==> flow/design.v <==
`timescale 1ns / 1ps
module display4mux(
    input reset,
	 input reloj, load,
	 input [7:0] datai,
	 input [1:0] bufdestino,
    output reg [7:0] disp_7seg_a_g_dp,
	 output reg [3:0] anodos
    );
	wire [7:0] buff[3:0];
	wire [1:0] anodosctrl;
	reg [3:0] e;	 
	reg[20:0] divisor;	 
	FF_D	buff0(reloj, reset, e[0], datai, buff[0]),
			buff1(reloj, reset, e[1], datai, buff[1]),
			buff2(reloj, reset, e[2], datai, buff[2]),
			buff3(reloj, reset, e[3], datai, buff[3]);
	always @(*) begin
		if(load)
		  case(bufdestino)
			2'b00:	e=4'b1;
			2'b01:	e=4'd2;
			2'b10:	e=4'd4;
			2'b11:	e=4'd8;
		  endcase
		 else
			e=4'b0;
	end
	always @(posedge reloj) begin
		divisor<=divisor+1;
	end
	assign anodosctrl={divisor[15],divisor[14]};	 
	always @(anodosctrl, buff[0], buff[1], buff[2], buff[3])
		case(anodosctrl)
			2'd0: begin disp_7seg_a_g_dp=buff[0]; anodos=4'b1110; end
			2'd1: begin disp_7seg_a_g_dp=buff[1]; anodos=4'b1101; end
			2'd2: begin disp_7seg_a_g_dp=buff[2]; anodos=4'b1011; end
			2'd3: begin disp_7seg_a_g_dp=buff[3]; anodos=4'b0111; end
			default: anodos=4'b1111;
		endcase
endmodule
module FF_D(input clk, input reset, e, input [7:0] d, output reg [7:0] q);
	always@(posedge clk) begin
		if(reset)
			q<=8'b0;
		if(e) q<=d;
	end
endmodule
## From RTL to reports: display4mux

Tool output for the design above, in the order of the flow.
Line numbers count from 1 in the design file above.
Operators: Yosys type, input widths -> output width; for muxes data width and select width s.
Cell names lack the library's common part.
A cell with -- has no value.

| set-up | value |
|---|---|
| design top | display4mux |
| clock port | reloj |
| standard-cell library | sky130hd |
| library corner | tt_025C_1v80 |

## Word level

Source: Yosys, flattened and elaborated. Widths are those after wreduce. Registers that Yosys merges into a memory's read port (data or address) are not register bits. Print and check cells do not count. Equal cells are merged and count once.

| storage and ports | value |
|---|---|
| register bits | 53 |
| word-level cells | 27 |

| operators by class | value |
|---|---|
| add/sub/neg operators | 1 |
| equality and inequality tests | 6 |
| mux-type cells | 9 |
| reductions and logical operators | 6 |

Operators by type and width:

| operator | count |
|---|---|
| $mux 8 | 5 |
| $pmux 8 s4 | 1 |
| $pmux 4 s4 | 2 |
| $add 21x1->21 const B | 1 |
| $eq 2x2->1 const B | 4 |
| $reduce_bool 2->1 | 4 |
| $eq 2x1->1 const B | 2 |
| $logic_not 2->1 | 2 |
| $mux 4 | 1 |

## Logic depth

Longest topological path by Yosys (ltp), each cell counted once; first at word level (registers and memories cut), then after technology mapping (sequential cells cut; the memories' decode and read muxes count).

| logic depth | value |
|---|---|
| depth in word-level cells | 4 |
| ABC_AREA | 0 |
| mapped depth | 5 |
| mapped depth without buffers | 5 |

## After synthesis

Yosys stat after the flow's synthesis: flattened, memories mapped to cells. It holds for the ABC_AREA given above (unset counts as 0); a run with the other value may have another netlist.
Totals and module areas in this step are rounded.

Cell types:

| type | count |
|---|---|
| edfxtp_1 | 32 |
| dfxtp_1 | 16 |
| and2_1 | 32 |
| mux4_1 | 7 |
| xnor2_1 | 8 |
| xor2_1 | 5 |
| nand2_1 | 10 |
| or2_2 | 5 |
| mux4_2 | 1 |
| nand3_1 | 4 |
| and3_2 | 2 |
| buf_8 | 1 |
| nor2_1 | 4 |
| nand2b_4 | 1 |
| and3_1 | 2 |
| ha_1 | 1 |
| nand2b_1 | 2 |
| nand4_1 | 2 |

Not listed: further types 10, cells in them 11.

| synthesis totals | value |
|---|---|
| cells in the netlist | 146 |
| cell area after synthesis | 2076 µm² |
| sequential part of the area | 1281 µm² |
| mapped flip-flops | 48 |
| buffers | 5 |

The figures by module come from a second, unflattened synthesis with its own total; it is not the netlist above.

| second synthesis, totals | value |
|---|---|
| cell total of the unflattened synthesis | 146 |
| area (unflattened synthesis) | 2141 µm² |

Rows give one instance, submodules left out.

Modules:

| module | times used | cells | area (µm²) | seq. area (µm²) |
|---|---|---|---|---|
| FF_D | 4 | 17 | 306.5 | 240.2 |
| display4mux | 1 | 78 | 914.6 | 320.3 |

## Path before layout

Path of least setup slack by OpenSTA after synthesis, without wires, with an ideal clock, recovery checks aside; 20% of the period is set as input and as output delay. Where synthesis merged equal registers, the netlist keeps one of their names.

| timing after synthesis | value |
|---|---|
| path type | reg-to-output |
| start point | register divisor[14] |
| end point | output disp_7seg_a_g_dp[1] |
| clock period | 1690 ps |
| output delay | 338 ps |
| launch time at the first pin | 0 ps |
| data arrival time | 1131 ps |
| setup slack | 221 ps |
| path delay | 1131 ps |
| stages on the path | 4 |
| synthesis period reached | 1469 ps |

"path delay" = arrival - input delay + setup time.
A path that ends at an output port has no setup time.
"stages on the path" counts driving pins, that of a launching flip-flop among them; a cell with two outputs on the path counts twice.
"synthesis period reached" = period - worst setup slack (recovery checks aside). The figure is calculated, with input and output delays left at 20% of the set period.
Between the ends stands the longest chain of elaborated cells between them, by number of cells; it is not shown to be the way that was timed. Of several equally long chains one is given.
A line is the first line of the expression or statement that the cell stems from. Yosys adds cells for indexed reads and writes and turns some case tables into memories.

| between the ends, after synthesis | value |
|---|---|
| path through | dfxtp_1 -> buf_6 -> buf_8 -> mux4_1 |
| length of the longest elaborated chain | 2 |
| elaborated cells between the ends (all ways) | 5 |
| RTL lines with such cells | 1 |

Ends and longest elaborated chain, after synthesis:

| element | RTL line | RTL |
|---|---|---|
| start: declaration | 13 | `reg[20:0] divisor;` |
| start: assignment | 30 | `divisor<=divisor+1;` |
| $eq 2x2->1 | 34 | `case(anodosctrl)` |
| $pmux 8 s4 | 34 |  |
| end: declaration | 7 | `output reg [7:0] disp_7seg_a_g_dp,` |

## Worst path after layout

Path of least setup slack in the final report of run 1 (OpenROAD, finished layout, wires in). Where an end is a register, its clock arrival counts in the times.
The report prints the path's times to 10 ps; the period is as set.

| timing post-layout | value |
|---|---|
| path type | reg-to-output |
| start point | register divisor[14] |
| end point | output disp_7seg_a_g_dp[1] |
| clock period | 1660 ps |
| output delay | 330 ps |
| launch time at the first pin | 300 ps |
| data arrival time | 1440 ps |
| setup slack | -120 ps |
| stages on the path | 4 |

Between the ends stands the longest chain of elaborated cells between them, by number of cells; it is not shown to be the way that was timed. Of several equally long chains one is given.

| between the ends, post-layout | value |
|---|---|
| path through | dfxtp_4 -> buf_12 -> mux4_2 -> buf_6 |
| length of the longest elaborated chain | 2 |
| elaborated cells between the ends (all ways) | 5 |
| RTL lines with such cells | 1 |

Ends and longest elaborated chain, post-layout:

| element | RTL line | RTL |
|---|---|---|
| start: declaration | 13 | `reg[20:0] divisor;` |
| start: assignment | 30 | `divisor<=divisor+1;` |
| $eq 2x2->1 | 34 | `case(anodosctrl)` |
| $pmux 8 s4 | 34 |  |
| end: declaration | 7 | `output reg [7:0] disp_7seg_a_g_dp,` |

--- measured runs ---
Module display4mux, platform sky130hd: 2 stored runs of the flow (Yosys, OpenROAD) with differing settings, in no particular order. Input and output delays are each 20% of the period that was set; the output load is 0.01 pF.
"reached clock period" means the clock period less the worst setup slack. The figure is calculated, with input and output delays left at 20% of the set period.
"time used up by the worst setup path": the worst setup path's part of the clock period (all of it between registers, 20% less for each end at a port) less its slack. A launch clock that arrives late makes it longer, a capture clock that arrives late makes it shorter.
"total power after layout" rests on the timing tool's default activity at the inputs, not on a simulated workload.
"time used up by the worst setup path" is given in steps of 10 ps.
The measured numbers are rounded.
Among the settings, n/a means not set for that run.
A result given as n/a is not shown for that run.

| run name | period_ns | CAP_MARGIN | CORE_MARGIN | CORE_UTILIZATION | SLEW_MARGIN | SETUP_SLACK_MARGIN | CELL_PAD_IN_SITES_GLOBAL_PLACEMENT | CELL_PAD_IN_SITES_DETAIL_PLACEMENT | CTS_CLUSTER_DIAMETER | MIN_ROUTING_LAYER | MAX_ROUTING_LAYER | reached clock period (ps) | standard-cell area of the final layout (µm²) | total power after layout (uW) | time used up by the worst setup path (ps) | critical path kind | post-route utilization | worst hold slack in the final report (ps) | final setup TNS (ps) | chip area after synthesis (Yosys) (µm²) | full die area (µm²) | worst slack on setup checks (ps) |
|---|---|---|---|---|---|---|---|---|---|---|---|---|---|---|---|---|---|---|---|---|---|---|
| run 1 | 1.66 | 20 | 2 | 40 | 20 | n/a | n/a | n/a | n/a | n/a | n/a | 1776 | 2546 | 2321 | 1440 | reg-to-output | 0.505 | 426 | -780 | 2076 | 5781 | -116 |
| run 2 | 2.73 | 25 | 5 | 57 | 20 | 0.73 | 3 | 0 | 310 | met2 | met5 | n/a | n/a | n/a | n/a | n/a | n/a | n/a | n/a | n/a | n/a | n/a |

Run 2: incomplete, placement halted on GPL-0301
--- end ---
